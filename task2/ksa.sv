==> flow/design.v <==
module ksa(input logic clk, input logic rst_n,
           input logic en, output logic rdy,
           input logic [23:0] key,
           output logic [7:0] addr, input logic [7:0] rddata, output logic [7:0] wrdata, output logic wren);
    logic [2:0] current_state;
    logic [7:0] j, k, m;
    logic [8:0] i;
    reg [7:0] vali;
    always_ff@(posedge clk or negedge rst_n) begin
        if(~rst_n) begin
            {rdy, addr, wrdata, wren} <= {1'b1, 8'd0, 8'd0, 1'b0};
            current_state <= 3'd1;
            i = 9'd0;
            j = 8'd0;
            k = 8'd0;
	    m = 8'd0;
            vali = 8'd0;
        end else begin
            case(current_state)
            3'd1 : begin  
                     if (en) begin
                        {rdy, addr, wrdata, wren} <= {1'b0, i, 8'd0, 1'b0};
                        current_state <= 3'd2;
                        k <= k + 8'd1;
                     end else begin
                        current_state <= 3'd1;
                     end
                    end
            3'd2 : begin
		      vali = 8'd1;
			{rdy, addr, wrdata, wren} <= {1'b0, i, 8'd0, 1'b0};
                      if ( i < 9'd256) begin
                        {rdy, addr, wrdata, wren} <= {1'b0, i, 8'd0, 1'b0};
			m <= i % 3;
                        if(k < 8'd2) begin
                            {rdy, addr, wrdata, wren} <= {1'b0, i, 8'd0, 1'b0};
                            current_state <= 3'd2;
                            k <= k + 8'd1;
                        end else begin
                            vali = rddata;
                            k <= 8'd0;
			    if (m == 8'd0) begin
                            	j <= (j + rddata + key[23:16]) % 256;
			    end else if (m == 8'd1) begin
				j <= (j + rddata + key[15:8]) % 256;
			    end else begin
				j <= (j + rddata + key[7:0]) % 256;
			    end
                            current_state <= 3'd3;
                        end
                      end else begin
                        current_state <= 3'd5;
                      end
                      end
            3'd3 : begin
                      if (k < 8'd2) begin   
                        {rdy, addr, wrdata, wren} <= {1'b0, j, 8'd0, 1'b0};
                        current_state <= 3'd3;
                        k <= k + 8'd1;
                      end else begin
                        current_state <= 3'd4;
                        k <= 8'd0;
                      end
                      end
	    3'd4 : begin
			{rdy, addr, wrdata, wren} <= {1'b0, i, rddata, 1'b1};
			current_state <= 3'd6;
			end
            3'd6 : begin 
                      {rdy, addr, wrdata, wren} <= {1'b0, j, vali, 1'b1};
                      i <= i + 9'd1;
                      k <= 8'd0;
                      current_state <= 3'd2;
                      end
            3'd5 : begin 
                    {rdy, addr, wrdata, wren} <= {1'b1, 8'd0, 8'd0, 1'b0};
                    current_state <= 3'd5;
                    end
            default : current_state <= 3'd5;
            endcase
        end
    end
endmodule: ksa
From RTL to reports: ksa. What the tools print for ksa, step after step. Line numbers count from 1 in the design file above. Operators carry their Yosys type and port widths (W data, S select, Z words). Not given: --

Top module: ksa. Clock input: clk. Library: sky130hd. Corner: tt_025C_1v80.

Elaborated design. Source: Yosys, flattened and elaborated, memories not mapped. Widths are those after wreduce. Registers that Yosys merges into a memory's read port (data or address) are not register bits. Print and check cells do not count. Equal cells are merged and count once.

Bits in registers: 62. The entry for bits in latches reads 0. Under bits in writable memories stands 0. The figure for memory bits (read-only) is 0. The entry for clocked read ports x word width reads 0. The entry for memories kept reads 0. The figure for bits of input ports is 35. Under output and inout bits stands 18. Under cells after elaboration stands 68.

Add/sub/neg operators: 6. The entry for $mul reads 0. For div/mod/pow operators the number is 1. The figure for order comparisons is 2. Under equality and inequality tests stands 10. Shifts and indexed selects: 0. For multiplexer cells the number is 24. Bitwise logic cells: 1. Under reductions and logical operators stands 14.

Operators by type and width (count): $mux W8 (11); $pmux W8 S5 (2); $mod A9 B2 Y32 const B (1); $add A8 B8 Y8 (4); $pmux W8 S4 (1); $reduce_and A3 Y1 (5); $pmux W3 S5 (1); $reduce_bool A5 Y1 (2); $eq A3 B3 Y1 const B (3); $add A9 B1 Y9 const B (1); $lt A9 B9 Y1 const B (1); $reduce_bool A4 Y1 (2); $add A8 B1 Y8 const B (1); $eq A8 B1 Y1 const B (1); $lt A8 B2 Y1 const B (1); $logic_not A8 Y1 (1); $ne A2 B2 Y1 const B (3); $reduce_or A2 Y1 (3); $eq A3 B2 Y1 const B (2); $mux W3 (2); $pmux W1 S5 (1); $pmux W1 S4 (1); $mux W1 (4); $eq A3 B1 Y1 const B (1); $reduce_and A2 Y1 (1); $mux W2 (1); $not A1 Y1 (1).

Depth. Longest topological path by Yosys (ltp), each cell counted once; first at word level (registers and memories cut), then after technology mapping (sequential cells cut; the memories' decode and read muxes count).

The entry for word-level depth reads 4. ABC_AREA: 0. For depth in mapped cells the number is 22. Under depth with buffers taken out stands 18.

After synthesis. Yosys stat after the flow's synthesis: flattened, memories mapped to cells. It holds for the ABC_AREA given above (unset counts as 0); a run with the other value may have another netlist. The area totals of this step are shown rounded.

The entry for mapped cells reads 570. Under cell area after synthesis stands 4850 um2. Sequential part of the area: 1629 um2. For mapped flip-flops the number is 65.

Cell types (count): sky130_fd_sc_hd__dfrtp_1 (63); sky130_fd_sc_hd__o21ai_0 (60); sky130_fd_sc_hd__nand2_1 (77); sky130_fd_sc_hd__ha_1 (21); sky130_fd_sc_hd__a21oi_1 (36); sky130_fd_sc_hd__xnor2_1 (20); sky130_fd_sc_hd__nor2_1 (35); sky130_fd_sc_hd__mux2i_1 (10); sky130_fd_sc_hd__clkbuf_1 (25); sky130_fd_sc_hd__inv_1 (23); sky130_fd_sc_hd__a22oi_1 (10); sky130_fd_sc_hd__nand3_1 (15); sky130_fd_sc_hd__and3_1 (10); sky130_fd_sc_hd__xor2_1 (7); sky130_fd_sc_hd__nor3_1 (12); sky130_fd_sc_hd__nand2b_1 (9); sky130_fd_sc_hd__a211o_1 (6); sky130_fd_sc_hd__dfstp_2 (2).

Other cell types: 59; their cells: 129.

Timing after synthesis. Source: OpenSTA report_checks on the synthesized netlist (no wires, ideal clock, input and output delay 20% of the period each), path of least setup slack; recovery checks are left aside. Register names are those of the netlist, which keeps one name where synthesis merged equal registers.

Path kind: reg-to-reg. Start: register i[7]. End: register m[3]. Under period stands 7060 ps. For setup time the number is 126 ps. Under launch time at the first pin stands 0 ps. Under arrival stands 4610 ps. For data required time the number is 6934 ps. For path slack the number is 2324 ps. The entry for path delay reads 4736 ps. Under driving pins on the path stands 23. Path buffers: 4. The entry for synthesis period reached reads 4736 ps.

"path delay" = arrival - input delay + setup time. "driving pins on the path" counts driving pins, that of a launching flip-flop among them; a cell with two outputs on the path counts twice. "synthesis period reached" is the clock period less the worst setup slack; recovery checks do not enter. This is arithmetic on one report: input and output delays are still those of the set period (20% each).

Path through: sky130_fd_sc_hd__dfrtp_1 -> sky130_fd_sc_hd__buf_4 -> sky130_fd_sc_hd__buf_2 -> sky130_fd_sc_hd__clkbuf_1 -> sky130_fd_sc_hd__ha_1 -> sky130_fd_sc_hd__or2b_1 -> sky130_fd_sc_hd__a221oi_4 -> sky130_fd_sc_hd__a21o_1 -> sky130_fd_sc_hd__buf_6 -> sky130_fd_sc_hd__o32a_1 -> sky130_fd_sc_hd__a31oi_1 -> sky130_fd_sc_hd__or3_1 -> sky130_fd_sc_hd__ha_1 -> sky130_fd_sc_hd__a21oi_4 -> sky130_fd_sc_hd__o211a_4 -> sky130_fd_sc_hd__xnor2_1 -> sky130_fd_sc_hd__inv_1 -> sky130_fd_sc_hd__ha_1 -> sky130_fd_sc_hd__inv_1 -> sky130_fd_sc_hd__o31a_1 -> sky130_fd_sc_hd__o21ai_4 -> sky130_fd_sc_hd__o2111a_1 -> sky130_fd_sc_hd__a221o_1. For elaborated cells on any way between the ends the number is 3. The entry for RTL lines with such cells reads 2.

RTL lines, path after synthesis: from (decl) (line 7) `logic [8:0] i;`; from (assign) (line 13) `i = 9'd0;`; from (assign) (line 71) `i <= i + 9'd1;`; to (assign) (line 16) `m = 8'd0;`; to (assign) (line 34) `m <= i % 3;`; to (decl) (line 6) `logic [7:0] j, k, m;`.

Chain of elaborated cells between the ends: none given.

Path in the finished layout. Path of least setup slack in the final report of flow run A (OpenROAD, finished layout, wires in). Where an end is a register, its clock arrival counts in the times. The path's times are printed in steps of 10 ps; the period is the one set.

Path kind: reg-to-reg. Start: register i[8]. End: register m[3]. Under period stands 5840 ps. For setup time the number is 120 ps. Under launch time at the first pin stands 330 ps. Under arrival stands 5140 ps. For data required time the number is 6050 ps. For path slack the number is 910 ps. Under driving pins on the path stands 19. Path buffers: 0.

Path through: sky130_fd_sc_hd__dfrtp_1 -> sky130_fd_sc_hd__ha_1 -> sky130_fd_sc_hd__or2b_1 -> sky130_fd_sc_hd__a221oi_4 -> sky130_fd_sc_hd__a21o_1 -> sky130_fd_sc_hd__o32a_1 -> sky130_fd_sc_hd__a31oi_1 -> sky130_fd_sc_hd__or3_1 -> sky130_fd_sc_hd__ha_1 -> sky130_fd_sc_hd__a21oi_4 -> sky130_fd_sc_hd__o211a_4 -> sky130_fd_sc_hd__xnor2_1 -> sky130_fd_sc_hd__inv_1 -> sky130_fd_sc_hd__ha_1 -> sky130_fd_sc_hd__inv_1 -> sky130_fd_sc_hd__o31a_1 -> sky130_fd_sc_hd__o21ai_4 -> sky130_fd_sc_hd__o2111a_1 -> sky130_fd_sc_hd__a221o_1. For elaborated cells on any way between the ends the number is 3. The entry for RTL lines with such cells reads 2.

RTL lines, path after layout: from (decl) (line 7) `logic [8:0] i;`; from (assign) (line 13) `i = 9'd0;`; from (assign) (line 71) `i <= i + 9'd1;`; to (assign) (line 16) `m = 8'd0;`; to (assign) (line 34) `m <= i % 3;`; to (decl) (line 6) `logic [7:0] j, k, m;`.

Chain of elaborated cells between the ends: none given.

==> results <==
Settings and measured results of 2 stored flow runs for module ksa (sky130hd), not sorted in any way. The constraints put input and output delay at 20% of the set period each and load the outputs with 0.01 pF. By "clock period reached" is meant the clock period of the run minus its worst setup slack. This is arithmetic on one report: input and output delays are still those of the set period (20% each). "worst setup path time": the worst setup path's part of the clock period (all of it between registers, 20% less for each end at a port) less its slack. A launch clock that arrives late makes it longer, a capture clock that arrives late makes it shorter. "total power after layout" rests on the timing tool's default activity at the inputs, not on a simulated workload. "worst setup path time" is known to 10 ps. The measured numbers are rounded.

Files of flow run A:
==> flow/run.sh <==
#!/bin/bash
# the make line also repeats the synthesis and layout settings of config.mk as NAME=value (left out here)
make -C /OpenROAD-flow-scripts/flow DESIGN_CONFIG=/design/flow/config.mk WORK_HOME=/design/flow/orfs CLKGATE_MAP_FILE= finish
==> flow/config.mk <==
export PLATFORM = sky130hd
export DESIGN_NAME = ksa
export DESIGN_NICKNAME = ksa
export VERILOG_FILES = /design/flow/design.v
export SDC_FILE = /design/flow/constraint.sdc
export NUM_CORES = 4
export LEC_CHECK = 0
export CAP_MARGIN = 20
export CORE_MARGIN = 2
export CORE_UTILIZATION = 40
export SETUP_SLACK_MARGIN = -0.14
export SLEW_MARGIN = 20
==> flow/constraint.sdc <==
create_clock -name core_clock -period 5.84 [get_ports {clk}]
set_input_delay 1.1680 -clock core_clock [delete_from_list [all_inputs] [get_ports {clk}]]
set_output_delay 1.1680 -clock core_clock [all_outputs]
set_load 0.01 [all_outputs]

Results of flow run A. The worst setup path time comes to 4930 ps. Kind of the worst setup path: reg-to-reg. For the chip area in the Yosys report the run shows 4850 um2. The total die area stands at 13020 um2. The measured lowest setup slack is 909 ps. For the worst hold slack the run shows 482 ps. The measured utilization of the finished layout is 47.8 %. The clock period reached comes to 4931 ps. The total power after layout comes to 1.474 mW.

Files of flow run B:
==> flow/run.sh <==
#!/bin/bash
# the make line also repeats the synthesis and layout settings of config.mk as NAME=value (left out here)
make -C /OpenROAD-flow-scripts/flow DESIGN_CONFIG=/design/flow/config.mk WORK_HOME=/design/flow/orfs CLKGATE_MAP_FILE= finish
==> flow/config.mk <==
export PLATFORM = sky130hd
export DESIGN_NAME = ksa
export DESIGN_NICKNAME = ksa
export VERILOG_FILES = /design/flow/design.v
export SDC_FILE = /design/flow/constraint.sdc
export NUM_CORES = 4
export LEC_CHECK = 0
export CAP_MARGIN = 25
export CORE_MARGIN = 2
export CORE_UTILIZATION = 41
export CTS_CLUSTER_SIZE = 50
export GPL_TIMING_DRIVEN = 1
export MAX_ROUTING_LAYER = met4
export PLACE_DENSITY_LB_ADDON = 0.21
export SLEW_MARGIN = 20
export TNS_END_PERCENT = 100
==> flow/constraint.sdc <==
create_clock -name core_clock -period 5.14 [get_ports {clk}]
set_input_delay 1.0280 -clock core_clock [delete_from_list [all_inputs] [get_ports {clk}]]
set_output_delay 1.0280 -clock core_clock [all_outputs]
set_load 0.01 [all_outputs]

Results of flow run B. The worst setup path time comes to 4860 ps. Kind of the worst setup path: reg-to-reg. For the chip area in the Yosys report the run shows 4850 um2. The total die area stands at 12710 um2. The measured lowest setup slack is 280 ps. For the worst hold slack the run shows 477 ps. The measured utilization of the finished layout is 49.7 %. The clock period reached comes to 4860 ps. The total power after layout comes to 1.635 mW.
