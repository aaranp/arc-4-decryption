==> flow/design.v <==
module init(input logic clk, input logic rst_n,
            input logic en, output logic rdy,
            output logic [7:0] addr, output logic [7:0] wrdata, output logic wren);
reg [1:0] current_state;
always_ff@(posedge clk or negedge rst_n) begin
	if(~rst_n) begin
		{rdy, wren, addr, wrdata, current_state} = {1'b1, 1'b0, 8'd0, 8'd0, 2'd1};
	end else begin
	case(current_state) 
		2'd1 : begin
					{rdy, wren, addr, wrdata} = {1'b1, 1'b0, 8'd0, 8'd0};
					if (en) begin
						{rdy, wren, addr, wrdata} = {1'b0, 1'b1, 8'd0, 8'd0};
						current_state = 2'd2;
					end else begin
						current_state = 2'd1;
					end
					end
		2'd2 : begin	
				if (addr == 8'b11111111) begin	
					current_state = 2'd3;
				end else begin	
					{rdy, wren, addr, wrdata} = {1'b0, 1'b1, addr + 8'd1, addr + 8'd1};
					current_state = 2'd2;
				end
				end
		2'd3 : begin	
				{rdy, wren, addr, wrdata} = {1'b1, 1'b0, 8'd0, 8'd0};
				current_state = 2'd3;
				end
		default : current_state = 2'd3;
	endcase
	end
end
endmodule: init
# Tool chain data of init
# Tool output for the design above, in the order of the flow.
# Lines are those of the file above, counted from 1.
# Library cell names are shortened.
# The mark - stands for no value.
[inputs]
top = "init"
clock_port = "clk"
cell_library = "sky130hd"
pvt_corner = "tt_025C_1v80"

# After elaboration
# Source: Yosys, flattened and elaborated, memories not mapped. Widths are those after wreduce. Registers that Yosys merges into a memory's read port (data or address) are not register bits. Print and check cells do not count. Equal cells are merged and count once.
[bits]
ff_bits = 12
clocked_rd_ports_x_width = 0
out_inout_bits = 18
mem_bits_ro = 0
input_bits = 3
word_cells = 26
latch_bits = 0
ramBits = 0
mem_count = 0
[op_classes]
shift = 0
n_eq = 5
multipliers = 0
n_logic = 0
n_div = 0
muxes = 11
reduce_logical = 5
n_addsub = 1
cmp = 0
[op_table]
columns = ["operator", "n"]
rows = [
  ["8-bit parallel mux with 2-bit select", 1],
  ["8-bit by 1-bit adder with 8-bit output with constant B", 1],
  ["8-bit equality test with constant B", 1],
  ["8-bit 2-to-1 mux", 1],
  ["1-bit parallel mux with 3-bit select", 2],
  ["1-bit 2-to-1 mux", 5],
  ["2-bit equality test with constant B", 2],
  ["2-bit AND reduction", 2],
  ["2-bit parallel mux with 2-bit select", 1],
  ["3-bit nonzero test", 1],
  ["2-bit by 1-bit equality test with 1-bit output with constant B", 1],
  ["2-bit != test with constant B", 1],
  ["2-bit nonzero test", 1],
  ["2-bit OR reduction", 1],
  ["2-bit 2-to-1 mux", 1],
]

# Depth
# Yosys ltp: most cells in a row. Word level: on the elaborated netlist, between registers, memories and ports. Mapped: between sequential cells and ports; inverters and the memories' decode and read muxes count.
[logic_depth]
word_depth = 4
ABC_AREA = 1
mapped_depth = 8
ltp_nobuf = 8

# Synthesis result
# Yosys stat after the flow's synthesis: flattened, memories mapped to cells. It holds for the ABC_AREA given above (unset counts as 0); a run with the other value may have another netlist.
[types]
columns = ["cell", "n", "type_area_um2"]
rows = [
  ["dfrtp_1", 11, 275.264],
  ["nand2_1", 28, 105.101],
  ["nand3_1", 14, 70.067],
  ["buf_4", 8, 60.058],
  ["dfstp_2", 2, 52.55],
  ["nor2_1", 11, 41.29],
  ["inv_1", 6, 22.522],
  ["o21ai_0", 4, 20.019],
  ["nand2_2", 3, 18.768],
  ["ha_1", 1, 12.512],
  ["buf_6", 1, 11.261],
  ["nor2_4", 1, 11.261],
  ["a21oi_1", 2, 10.01],
  ["nand3_2", 1, 10.01],
  ["o21ai_1", 2, 10.01],
  ["xor2_1", 1, 8.758],
  ["inv_2", 2, 7.507],
  ["nor2_2", 1, 6.256],
]
# Not listed: further types 2, cells in them 2.
[synth_totals]
seqArea_mm2 = 0.0003278
stdcells = 101
buffers = 10
flip_flops = 13
synth_area_mm2 = 0.0007632

# Path before layout
# OpenSTA on the mapped netlist: ideal clock, no wires. The path of least setup slack (recovery checks aside). Input and output delay are each 20% of the period. Register names are those of the netlist, which keeps one name where synthesis merged equal registers.
[synth_timing]
path_kind = "reg2reg"
from = "register (name not given)"
to = "register (name not given)"
delay_ns = 1.345
path_slack_ns = 0.405
setup_ns = 0.121
driving_pins = 9
period_ns = 1.75
path_buffers = 1
t_first_pin_ns = 0.000
t_arrival_ns = 1.224
period_less_setup_slack_ns = 1.345
# "delay_ns" is the arrival time less input delay plus setup time.
# "driving_pins" counts driving pins, that of a launching flip-flop among them; a cell with two outputs on the path counts twice.
# "period_less_setup_slack_ns" is the clock period less the worst setup slack; recovery checks do not enter. This is arithmetic on one report: input and output delays are still those of the set period (20% each).
# Between the ends stands the longest chain of elaborated cells between them, by number of cells; it is not shown to be the way that was timed. Of several equally long chains one is given.
# Each line given opens the expression or statement behind the cell; cells for indexed reads and writes are added by Yosys, which also makes memories of some case tables.
[synth_via]
cell_sequence = "dfrtp_1 -> ha_1 -> nand2_1 -> inv_2 -> nand3_2 -> nand2_2 -> buf_6 -> nand3_1 -> o21ai_1"
elab_chain_cells = 3
cone_cells = 6
cone_lines = 3
[synth_rtl]
columns = ["item", "line_no", "text"]
rows = [
  ["8-bit by 1-bit adder with 8-bit output", 23, "{rdy, wren, addr, wrdata} = {1'b0, 1'b1, addr + 8'd1, addr + 8'd1};"],
  ["8-bit 2-to-1 mux", 20, "if (addr == 8'b11111111) begin"],
  ["8-bit parallel mux with 2-bit select", 9, "case(current_state)"],
]

# Worst path after layout
# From the final timing report of entry A: the path of least setup slack in the routed layout; clock arrival at registers is part of the times.
[layout_timing]
path_kind = "reg2reg"
from = "register (name not given)"
to = "register (name not given)"
path_buffers = 1
setup_ns = 0.11
t_first_pin_ns = 0.25
t_arrival_ns = 1.44
period_ns = 0.949
driving_pins = 9
path_slack_ns = -0.35
# Between the ends stands the longest chain of elaborated cells between them, by number of cells; it is not shown to be the way that was timed. Of several equally long chains one is given.
[layout_via]
cell_sequence = "dfrtp_2 -> ha_4 -> nand2_4 -> inv_4 -> nand3_4 -> nand2_8 -> buf_4 -> nand3_1 -> o21ai_1"
elab_chain_cells = 3
cone_cells = 6
cone_lines = 3
[layout_rtl]
columns = ["item", "line_no", "text"]
rows = [
  ["8-bit by 1-bit adder with 8-bit output", 23, "{rdy, wren, addr, wrdata} = {1'b0, 1'b1, addr + 8'd1, addr + 8'd1};"],
  ["8-bit 2-to-1 mux", 20, "if (addr == 8'b11111111) begin"],
  ["8-bit parallel mux with 2-bit select", 9, "case(current_state)"],
]

# init through Yosys and OpenROAD on sky130hd: 2 stored runs, unordered, with their settings and measured results. The constraints put input and output delay at 20% of the set period each and load the outputs with 0.01 pF.
# By "achievedPeriod_ns" is meant the clock period of the run minus its worst setup slack. This is arithmetic on one report: input and output delays are still those of the set period (20% each).
# By "worst_path_time_ns" is meant the share of the clock period that the worst setup path is allowed (20% is reserved at inputs, 20% at outputs), minus its slack. Clock arrival times at its registers enter into it.
# "totalPower_uw" is the tool's figure for a default switching activity; nothing was simulated.

[[run]]
name = "entry A"
[run.settings]
period_ns = 0.949
CORE_UTILIZATION = 26
SETUP_SLACK_MARGIN = 0.27
PLACE_DENSITY_LB_ADDON = 0.2
CORE_ASPECT_RATIO = 1.93
CELL_PAD_IN_SITES_DETAIL_PLACEMENT = 2
TNS_END_PERCENT = 70
ABC_AREA = 1
CTS_CLUSTER_SIZE = 70
CTS_CLUSTER_DIAMETER = 210
CAP_MARGIN = 10
CORE_MARGIN = 2
SLEW_MARGIN = 20
[run.results]
design_die_area_mm2 = 0.0034086
tns_setup_ns = -5.933
worst_path_time_ns = 1.30
timing.worst_path_kind = "reg2reg"
post_route_stdcell_area_mm2 = 0.00135
yosys.chip_area_mm2 = 0.0007632
worst_setup_slack_ns = -0.350
totalPower_uw = 4149
post_route_util_pct = 47.6
achievedPeriod_ns = 1.299

[[run]]
name = "entry B"
[run.settings]
period_ns = 0.918
CORE_UTILIZATION = 59
SETUP_SLACK_MARGIN = 0.06
PLACE_DENSITY_LB_ADDON = 0.26
CELL_PAD_IN_SITES_DETAIL_PLACEMENT = 1
TNS_END_PERCENT = 10
ABC_AREA = 0
GPL_TIMING_DRIVEN = 0
CTS_CLUSTER_SIZE = 65
CTS_CLUSTER_DIAMETER = 212
MIN_ROUTING_LAYER = "met1"
MAX_ROUTING_LAYER = "met4"
CAP_MARGIN = 20
CORE_MARGIN = 2
SLEW_MARGIN = 20
[run.results]
outcome = "not finished: placement ended with error DPL-0033"
